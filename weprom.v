==> flow/design.v <==
module weprom(
	input clk,
	input rst_n,
	input cs,
	input  address,
	input  data,
	output wire ack,
	output wire out_vaild,
	output reg sda,
	output reg sda_clk
);
parameter IDLE = 4'd0;
parameter OUT_SDA= 4'd2;
parameter ADD_REV= 4'd1;
parameter ADD_JUDGE= 4'd2;
reg [3:0] add_in_state;
parameter DATA_REV= 4'd1;
parameter DATA_JUDGE= 4'd2;
reg [3:0] data_in_state;
reg  data_in_r0; 
reg  data_in_r1;
reg [11:0] data_buf; 
reg [7:0] data_in_bit; 
reg data_in_ack;
reg  add_in_r0; 
reg  add_in_r1;
reg [7:0] add_in_bit; 
reg [11:0] add_buf;
reg add_in_ack;
reg input_ack;
reg [3:0] out_state;
reg [7:0] data_out_bit; 
reg  cs_r0; 
reg  cs_r1;
wire cs_pose;
always @(posedge clk) begin
	cs_r0 <= cs;
	cs_r1 <= cs_r0;
end
assign cs_pose = cs_r0 & (~cs_r1);
always @(posedge clk or negedge rst_n) begin
	if(!rst_n) begin
		data_in_bit <= 0;
		data_buf <= 8'b0;
		data_in_ack <= 'b0;
		data_in_state <= IDLE;
	end 
	else begin
		data_in_bit <= data_in_bit + 1'b1;
		case (data_in_state)
			IDLE : begin
						data_in_bit <= 8'd0;
						data_in_ack <= 'b0;
						if( cs_pose) begin	
							data_in_bit <= 12'b0;
							data_in_state <= DATA_REV;
						end
						else
							data_in_state <= IDLE;
				end 
			DATA_REV : begin
						data_in_bit <= data_in_bit + 1'b1;
						case(data_in_bit)	 
							8'd0  : data_buf[11] <= data ;  
							8'd1  : data_buf[10] <= data ;  
							8'd2  : data_buf[9] <= data ;  
							8'd3  : data_buf[8] <= data ;  
							8'd4  : data_buf[7] <= data ; 
							8'd5  : data_buf[6] <= data ; 
							8'd6  : data_buf[5] <= data ; 
							8'd7  : data_buf[4] <= data ; 
							8'd8  : data_buf[3] <= data ; 
							8'd9  : data_buf[2] <= data ; 
							8'd10 : data_buf[1] <= data ; 
							8'd11 : begin 
										data_buf[0] <= data ; 
										data_in_state <= DATA_JUDGE;
									end 
						endcase					
				end
			DATA_JUDGE : begin
						if(data_buf[11:8] == 4'b1000) 
						    data_in_ack <= 'b1;
						data_in_state <= IDLE;
				end	
		endcase
	end 
end
always @(posedge clk or negedge rst_n) begin
	if(!rst_n) begin
		add_in_bit <= 0;
		add_buf <= 12'b0;
		add_in_ack <= 'b0;
		add_in_state <= IDLE;
	end 
	else begin
		case (add_in_state)
			IDLE : begin
						add_in_bit <= 8'd0;
						add_in_ack <= 'b0;
						if( cs_pose) begin	
							add_in_bit <= 12'b0;
							add_buf <= 12'b0;
							add_in_state <= ADD_REV;
						end
						else
							add_in_state <= IDLE;
				end 
			ADD_REV : begin	
						if(cs) begin
							add_in_bit <= add_in_bit + 'b1;
							case(add_in_bit)	 
								8'd0  : add_buf[11] <= address ;  
								8'd1  : add_buf[10] <= address ;  
								8'd2  : add_buf[9]  <= address ;  
								8'd3  : add_buf[8]  <= address ;  
								8'd4  : add_buf[7]  <= address ;
								8'd5  : add_buf[6]  <= address ;
								8'd6  : add_buf[5]  <= address ;
								8'd7  : add_buf[4]  <= address ;
								8'd8  : add_buf[3]  <= address ;
								8'd9  : add_buf[2]  <= address ;
								8'd10 : add_buf[1]  <= address ;
								8'd11 : begin 
											add_buf[0]  <= address ;
											add_in_state <= ADD_JUDGE;
										end	
							endcase
						end
						else begin
							add_in_state <= IDLE;
							add_buf <= 12'b0;
						end
				end
			ADD_JUDGE : begin
						    if(add_buf[11:8] == 4'b1000) begin
						        add_in_ack <= 'b1;
							end 
								add_in_state <= IDLE;									
					end		
		endcase
	end 
end
assign  in_finish = (data_in_ack && add_in_ack )? 1 : 0;
assign ack = in_finish;
reg sda_vaild;
assign out_vaild = sda_vaild;
always @(posedge clk or negedge rst_n) begin
	if(!rst_n) begin
		data_in_bit <= 8'd0;
		data_out_bit <= 8'd0;
		input_ack <= 'b1;
		sda_vaild <='b0;
		out_state <= IDLE;
	end
	else begin
		data_out_bit <= data_out_bit + 'b1;	
		case (out_state)
			IDLE : begin
					data_out_bit <= 8'b0;
					sda_vaild <= 'b0;
					input_ack <= 'b1;	
					if(in_finish) begin
						sda_clk <= 'b0;
						out_state <= OUT_SDA;
					end
					else
						out_state <= IDLE;
						sda <= 'b0;
			end
			OUT_SDA : begin
					input_ack <= 'b0;
					sda_vaild <= 'b1;
					case(data_out_bit) 
						8'd0  :	begin 
									sda <= add_buf[0];
									sda_clk <= 1;
								end
						8'd1  :	sda_clk <= 0;
						8'd2  :begin
									sda <= add_buf[1];
									sda_clk <= 1;
								end
						8'd3  :	sda_clk <= 0;
						8'd4  :	begin
									sda <= add_buf[2];
									sda_clk <= 1;
								end 
						8'd5  :	sda_clk <= 0;	
						8'd6  :	begin
									sda <= add_buf[3];
									sda_clk <= 1;
								end
						8'd7  :		sda_clk <= 0;
						8'd8  : begin 
									sda <= add_buf[4];
									sda_clk <= 1;
								end
						8'd9  : sda_clk <= 0;
						8'd10 : begin
									sda <= add_buf[5];
									sda_clk <= 1;
								end
						8'd11  : sda_clk <= 0;
						8'd12  : begin
									sda <= add_buf[6];
									sda_clk <= 1;
								 end
						8'd13  : sda_clk <= 0;	 
						8'd14  : begin
									sda <= add_buf[7];
									sda_clk <= 1;
								 end
						8'd15  : sda_clk <= 0;	 	 
						8'd16  :begin
									sda <= data_buf[0];
									sda_clk <= 1;
								 end
						8'd17  : sda_clk <= 0;		 
						8'd18  : begin						
									sda <= data_buf[1];
									sda_clk <= 1;
								end
						8'd19  : sda_clk <= 0;
						8'd20  :begin						
									sda <= data_buf[2];
									sda_clk <= 1;
								 end
						8'd21  : sda_clk <= 0;
						8'd22  : begin						
									sda <= data_buf[3];
									sda_clk <= 1;
								end
						8'd23  : sda_clk <= 0;
						8'd24  : begin						
									sda <= data_buf[4];
									sda_clk <= 1;
								 end
						8'd25  : sda_clk <= 0;
						8'd26  : begin						
									sda <= data_buf[5];
									sda_clk <= 1;
								 end
						8'd27  : sda_clk <= 0;
						8'd28  : begin						
									sda <= data_buf[6];
									sda_clk <= 1;
								 end
						8'd29  : sda_clk <= 0;
						8'd30  : begin						
									sda <= data_buf[7];
									sda_clk <= 1;
								 end
						8'd31  : begin						
									sda_clk <= 0;
									out_state <= IDLE;
								 end
					endcase
			end 
		endcase
	end
end
endmodule
`timescale 1ns/1ns
module weprom_tst ();
reg clk_tst;
reg rst_n_tst;
reg cs_tst;
reg address_tst;
reg data_tst;
wire ack_tst;
wire sda_tst;
wire sda_clk_tst;
wire out_vaild_tst;
 weprom isim(
	. clk(clk_tst),
	. rst_n(rst_n_tst),
	. cs(cs_tst),
	. address(address_tst),
	. data(data_tst),
	.out_vaild(out_vaild_tst),
	.ack(ack_tst),
	.sda(sda_tst),
	.sda_clk(sda_clk_tst)
);
always #10 clk_tst = ~ clk_tst;
initial begin
	$display("Start Running  weprom Testbench !");
	clk_tst = 0;
	rst_n_tst = 0;
	cs_tst = 0;
	address_tst = 0;
	data_tst = 0;
	#55 
	rst_n_tst = 1;
	cs_tst = 1;
	#50
	address_tst = 1 ;  
	data_tst = 0 ; 
	#20
	address_tst = 0 ;  
	data_tst = 1 ;
	#20
	address_tst = 1 ;  
	data_tst = 0 ;
	#20
	address_tst = 0 ;  
	data_tst = 0 ;
	#20
	address_tst = 0 ;  
	data_tst = 1 ;
	cs_tst = 0;
	#200
	cs_tst = 1;
	#40
	address_tst = 1 ;  
	data_tst = 1 ;
	#20
	address_tst = 0 ;  
	data_tst = 0 ;
	#20
	address_tst = 0 ;  
	data_tst = 0 ;
	#20
	address_tst = 0 ;  
	data_tst = 0 ;
	#20
	address_tst = 0 ;  
	data_tst = 1 ; 
	#20
	address_tst = 1 ;  
	data_tst = 1 ;
	#20
	address_tst = 0 ;  
	data_tst = 1 ;
	#20
	address_tst = 1 ;  
	data_tst = 1 ;
	#20
	address_tst = 1 ;  
	data_tst = 0 ;
	#20
	address_tst = 0 ;  
	data_tst = 0 ;
	#20
	address_tst = 0;  
	data_tst = 0 ;
	#20
	address_tst = 1 ;  
	data_tst = 0 ;
	#20
	address_tst = 0 ;  
	data_tst = 1 ;
	#20
	#40
	cs_tst = 0;
	#1000
	cs_tst = 1;
	#5
	address_tst = 1 ;  
	data_tst = 1 ; 
	#20
	address_tst = 1 ;  
	data_tst = 1 ;
	#20
	address_tst = 1 ;  
	data_tst = 1 ;
	#20
	address_tst = 1 ;  
	data_tst = 1 ;
	#20
	address_tst = 0 ;  
	data_tst = 0 ;
	#20
	address_tst = 0 ;  
	data_tst = 0 ;
	#20
	address_tst = 0 ;  
	data_tst = 0 ;
	#20
	address_tst = 0 ;  
	data_tst = 0 ;
	#40
	cs_tst = 0;
end
endmodule
### From RTL to reports: weprom

What the tools print for weprom, step after step.
Line numbers count from 1 in the design file above.
Operators carry their Yosys type and port widths (W data, S select, Z words).
The mark -- stands for no value.

| set-up | value |
|---|---|
| top | weprom |
| clock | clk |
| cell library | sky130hd |
| corner | tt_025C_1v80 |

### Word level

Yosys after proc, flatten, opt, wreduce and memory -nomap, before mapping. Memory bits, and registers merged into a memory's read port (data or address), are not among the register bits. Print and check cells are not counted. Equal cells are merged and count once.

| bit counts | value |
|---|---|
| register bits | 48 |
| output and inout port bits | 4 |
| word-level cells | 192 |

| operators by class | value |
|---|---|
| eq/ne operators | 68 |
| muxes and demuxes | 59 |
| reduce/logical cells | 35 |
| add/subtract/negate cells | 2 |
| bitwise logic cells | 3 |

Operators by type and width:

| operator | number |
|---|---|
| $eq A8 B5 Y1 const B | 16 |
| $eq A8 B4 Y1 const B | 12 |
| $eq A8 B3 Y1 const B | 8 |
| $ne A3 B3 Y1 const B | 13 |
| $reduce_and A3 Y1 | 13 |
| $pmux W1 S2 | 18 |
| $reduce_or A16 Y1 | 2 |
| $eq A8 B2 Y1 const B | 4 |
| $mux W1 | 30 |
| $ne A17 B17 Y1 const B | 1 |
| $add A8 B1 Y8 const B | 2 |
| $eq A8 B1 Y1 const B | 2 |
| $logic_not A8 Y1 | 2 |
| $pmux W8 S2 | 1 |
| $pmux W4 S2 | 2 |
| $mux W8 | 2 |
| $ne A2 B2 Y1 const B | 6 |
| $reduce_and A2 Y1 | 6 |
| $eq A4 B2 Y1 const B | 3 |
| $logic_not A4 Y1 | 3 |
| $pmux W4 S3 | 1 |
| $mux W4 | 3 |
| $pmux W1 S9 | 1 |
| $reduce_bool A2 Y1 | 4 |
| $eq A4 B1 Y1 const B | 2 |
| $reduce_or A8 Y1 | 1 |
| $reduce_bool A3 Y1 | 2 |
| $eq A4 B4 Y1 const B | 1 |

Other operator kinds: 5; their cells: 6.

### Logic depth

Longest topological path by Yosys (ltp), each cell counted once; first at word level (registers and memories cut), then after technology mapping (sequential cells cut; the memories' decode and read muxes count).

| depth | value |
|---|---|
| word-level depth | 4 |
| ABC_AREA | 1 |
| depth in mapped cells | 10 |
| gate-level depth less buffers | 10 |

### Synthesis result

The flow's flattened synthesis, as Yosys stat reports it; memories are mapped. The netlist is that of the ABC_AREA named above (0 if unset); the other value can give another one.

| synthesis totals | value |
|---|---|
| cell area after synthesis | 2005.7 µm² |
| sequential area | 853.3 µm² |
| flip-flop cells | 34 |
| standard cells after synthesis | 268 |

Cells by type:

| cell | number | area in all (µm²) |
|---|---|---|
| sky130_fd_sc_hd__dfrtp_1 | 28 | 700.672 |
| sky130_fd_sc_hd__nand2_1 | 77 | 289.027 |
| sky130_fd_sc_hd__inv_1 | 33 | 123.869 |
| sky130_fd_sc_hd__ha_1 | 8 | 100.096 |
| sky130_fd_sc_hd__nor2_1 | 26 | 97.594 |
| sky130_fd_sc_hd__edfxtp_1 | 2 | 60.058 |
| sky130_fd_sc_hd__o21ai_0 | 12 | 60.058 |
| sky130_fd_sc_hd__o21ai_1 | 12 | 60.058 |
| sky130_fd_sc_hd__a21oi_1 | 11 | 55.053 |
| sky130_fd_sc_hd__dfstp_2 | 2 | 52.55 |
| sky130_fd_sc_hd__nand3_1 | 10 | 50.048 |
| sky130_fd_sc_hd__dfxtp_1 | 2 | 40.038 |
| sky130_fd_sc_hd__nor3_1 | 6 | 30.029 |
| sky130_fd_sc_hd__nand2_2 | 4 | 25.024 |
| sky130_fd_sc_hd__nor2_2 | 4 | 25.024 |
| sky130_fd_sc_hd__buf_4 | 3 | 22.522 |
| sky130_fd_sc_hd__inv_2 | 6 | 22.522 |
| sky130_fd_sc_hd__nor2_4 | 2 | 22.522 |

Not listed: further types 14, cells in them 20.

### Path before layout

OpenSTA on the mapped netlist: ideal clock, no wires. The path of least setup slack (recovery checks aside). Input and output delay are each 20% of the period. Register names are those of the netlist, which keeps one name where synthesis merged equal registers.

| timing path post-synthesis | value |
|---|---|
| kind | register -> register |
| start | reg data_out_bit[0] |
| end | reg sda_clk |
| path buffers | 0 |
| path delay | 1543 ps |
| data arrival time | 1254 ps |
| time at the first pin | 0 ps |
| driving pins on the path | 11 |
| slack | -44 ps |
| setup time | 289 ps |
| period | 1500 ps |
| required time | 1211 ps |
| period reached after synthesis | 1544 ps |

"path delay" is the arrival time less input delay plus setup time.
"driving pins on the path": output pins that drive a net of the path, with the launching flip-flop's if there is one; two outputs of one cell count as two.
"period reached after synthesis" is the clock period less the worst setup slack; recovery checks do not enter. This is arithmetic on one report: input and output delays are still those of the set period (20% each).
The rows between start and end are the longest chain of elaborated cells between them; the timing report does not say that the signal goes this way. Where chains are equally long, one stands for them.
Each line given opens the expression or statement behind the cell; cells for indexed reads and writes are added by Yosys, which also makes memories of some case tables.
At most two assigning lines are given for a register; there are more.
The path ends at the enable pin of a flip-flop; only ways to that pin are counted.

| on the way, post-synthesis | value |
|---|---|
| path through | sky130_fd_sc_hd__dfrtp_1 > sky130_fd_sc_hd__inv_1 > sky130_fd_sc_hd__ha_1 > sky130_fd_sc_hd__inv_1 > sky130_fd_sc_hd__nor3_1 > sky130_fd_sc_hd__nand2_1 > sky130_fd_sc_hd__nand2_1 > sky130_fd_sc_hd__nor2_2 > sky130_fd_sc_hd__nand2_1 > sky130_fd_sc_hd__o21ai_1 > sky130_fd_sc_hd__inv_1 |
| length of the longest elaborated chain | 4 |
| elaborated cells on any way between the ends | 36 |
| source lines of those cells | 1 |
| those cells by class | 32 x eq/ne; 4 x reduce/logical |

RTL lines, path post-synthesis:

| item | RTL line | source |
|---|---|---|
| start, declared | 32 | `reg [7:0] data_out_bit;` |
| start, assigned | 151 | `data_out_bit <= 8'd0;` |
| start, assigned | 157 | `data_out_bit <= data_out_bit + 'b1;` |
| $eq A8 B5 Y1 | 174 | `case(data_out_bit)` |
| $reduce_or A16 Y1 | -- |  |
| $ne A3 B3 Y1 | -- |  |
| $reduce_and A4 Y1 | -- |  |
| end, assigned | 177 | `sda_clk <= 1;` |
| end, assigned | 179 | `8'd1 : sda_clk <= 0;` |
| end, declared | 10 | `output reg sda_clk` |

### Worst path after layout

From the final timing report of job 1: the path of least setup slack in the routed layout; clock arrival at registers is part of the times.
The path's times are printed in steps of 10 ps; the period is the one set.

| timing path post-layout | value |
|---|---|
| kind | register -> register |
| start | reg data_out_bit[0] |
| end | reg sda |
| driving pins on the path | 11 |
| data arrival time | 1770 ps |
| slack | 570 ps |
| period | 2290 ps |
| time at the first pin | 280 ps |
| path buffers | 0 |
| required time | 2340 ps |
| setup time | 230 ps |

The rows between start and end are the longest chain of elaborated cells between them; the timing report does not say that the signal goes this way. Where chains are equally long, one stands for them.
At most two assigning lines are given for a register; there are more.
The path ends at the enable pin of a flip-flop; only ways to that pin are counted.

| on the way, post-layout | value |
|---|---|
| path through | sky130_fd_sc_hd__dfrtp_1 > sky130_fd_sc_hd__inv_1 > sky130_fd_sc_hd__ha_1 > sky130_fd_sc_hd__nand3_1 > sky130_fd_sc_hd__nand2_1 > sky130_fd_sc_hd__nand2_1 > sky130_fd_sc_hd__inv_1 > sky130_fd_sc_hd__nor2_1 > sky130_fd_sc_hd__nand2_1 > sky130_fd_sc_hd__o21ai_1 > sky130_fd_sc_hd__inv_1 |
| length of the longest elaborated chain | 3 |
| elaborated cells on any way between the ends | 18 |
| source lines of those cells | 1 |
| those cells by class | 16 x eq/ne; 2 x reduce/logical |

RTL lines, path post-layout:

| item | RTL line | source |
|---|---|---|
| start, declared | 32 | `reg [7:0] data_out_bit;` |
| start, assigned | 151 | `data_out_bit <= 8'd0;` |
| start, assigned | 157 | `data_out_bit <= data_out_bit + 'b1;` |
| $eq A8 B5 Y1 | 174 | `case(data_out_bit)` |
| $ne A17 B17 Y1 | -- |  |
| $reduce_and A3 Y1 | -- |  |
| end, assigned | 176 | `sda <= add_buf[0];` |
| end, assigned | 181 | `sda <= add_buf[1];` |
| end, declared | 9 | `output reg sda,` |

Subject: weprom on sky130hd, stored results

Hello all,

Measured data: module weprom, platform sky130hd, 2 stored runs of the flow under differing settings, order arbitrary. Input and output delays are each 20% of the period that was set; the output load is 0.01 pF.
"achieved period" = clock period - worst setup slack. The figure is calculated, with input and output delays left at 20% of the set period.
"time on the worst setup path" is the time allowed to the run's worst setup path (the clock period less input and output delay, where it has them) less its slack. Clock arrival times count: a late capture clock shortens it, a late launch clock lengthens it.
"power consumption" rests on the timing tool's default activity at the inputs, not on a simulated workload.
"time on the worst setup path" is given in steps of 10 ps.

#### Job 1

| setting | value |
|---|---|
| period_ns | `2.29` |
| CORE_UTILIZATION | `17` |
| SETUP_SLACK_MARGIN | `0.09` |
| PLACE_DENSITY_LB_ADDON | `0.24` |
| CORE_MARGIN | `10` |
| TNS_END_PERCENT | `5` |
| ABC_AREA | `1` |
| GPL_ROUTABILITY_DRIVEN | `0` |
| CTS_CLUSTER_SIZE | `79` |
| CTS_CLUSTER_DIAMETER | `76` |
| SLEW_MARGIN | `25` |
| MIN_ROUTING_LAYER | `met1` |
| MAX_ROUTING_LAYER | `met4` |
| CAP_MARGIN | `20` |

| result | value |
|---|---|
| synthesis area | 2005.7 µm² |
| total die area | 16543.1 µm² |
| standard-cell area after layout | 2372.3 µm² |
| post-route utilization | 0.207 |
| setup slack of the critical path | 573 ps |
| sum of negative setup slack | 0 ps |
| worst hold slack in the final report | 354 ps |
| power consumption | 0.001537 W |
| achieved period | 1717 ps |
| time on the worst setup path | 1720 ps |
| critical path kind | register -> register |

#### Job 2

| setting | value |
|---|---|
| period_ns | `1.56` |
| CORE_UTILIZATION | `21` |
| SETUP_SLACK_MARGIN | `-0.1` |
| PLACE_DENSITY | `0.52` |
| CELL_PAD_IN_SITES_DETAIL_PLACEMENT | `2` |
| TNS_END_PERCENT | `35` |
| GPL_ROUTABILITY_DRIVEN | `1` |
| CTS_CLUSTER_DIAMETER | `370` |
| MIN_ROUTING_LAYER | `met2` |
| CAP_MARGIN | `20` |
| CORE_MARGIN | `2` |
| SLEW_MARGIN | `20` |

| result | value |
|---|---|
| synthesis area | 1760.4 µm² |
| total die area | 9131.7 µm² |
| standard-cell area after layout | 2173.3 µm² |
| post-route utilization | 0.266 |
| setup slack of the critical path | -71 ps |
| sum of negative setup slack | -145 ps |
| worst hold slack in the final report | 379 ps |
| power consumption | 0.001843 W |
| achieved period | 1631 ps |
| time on the worst setup path | 1320 ps |
| critical path kind | input -> register |

Thanks
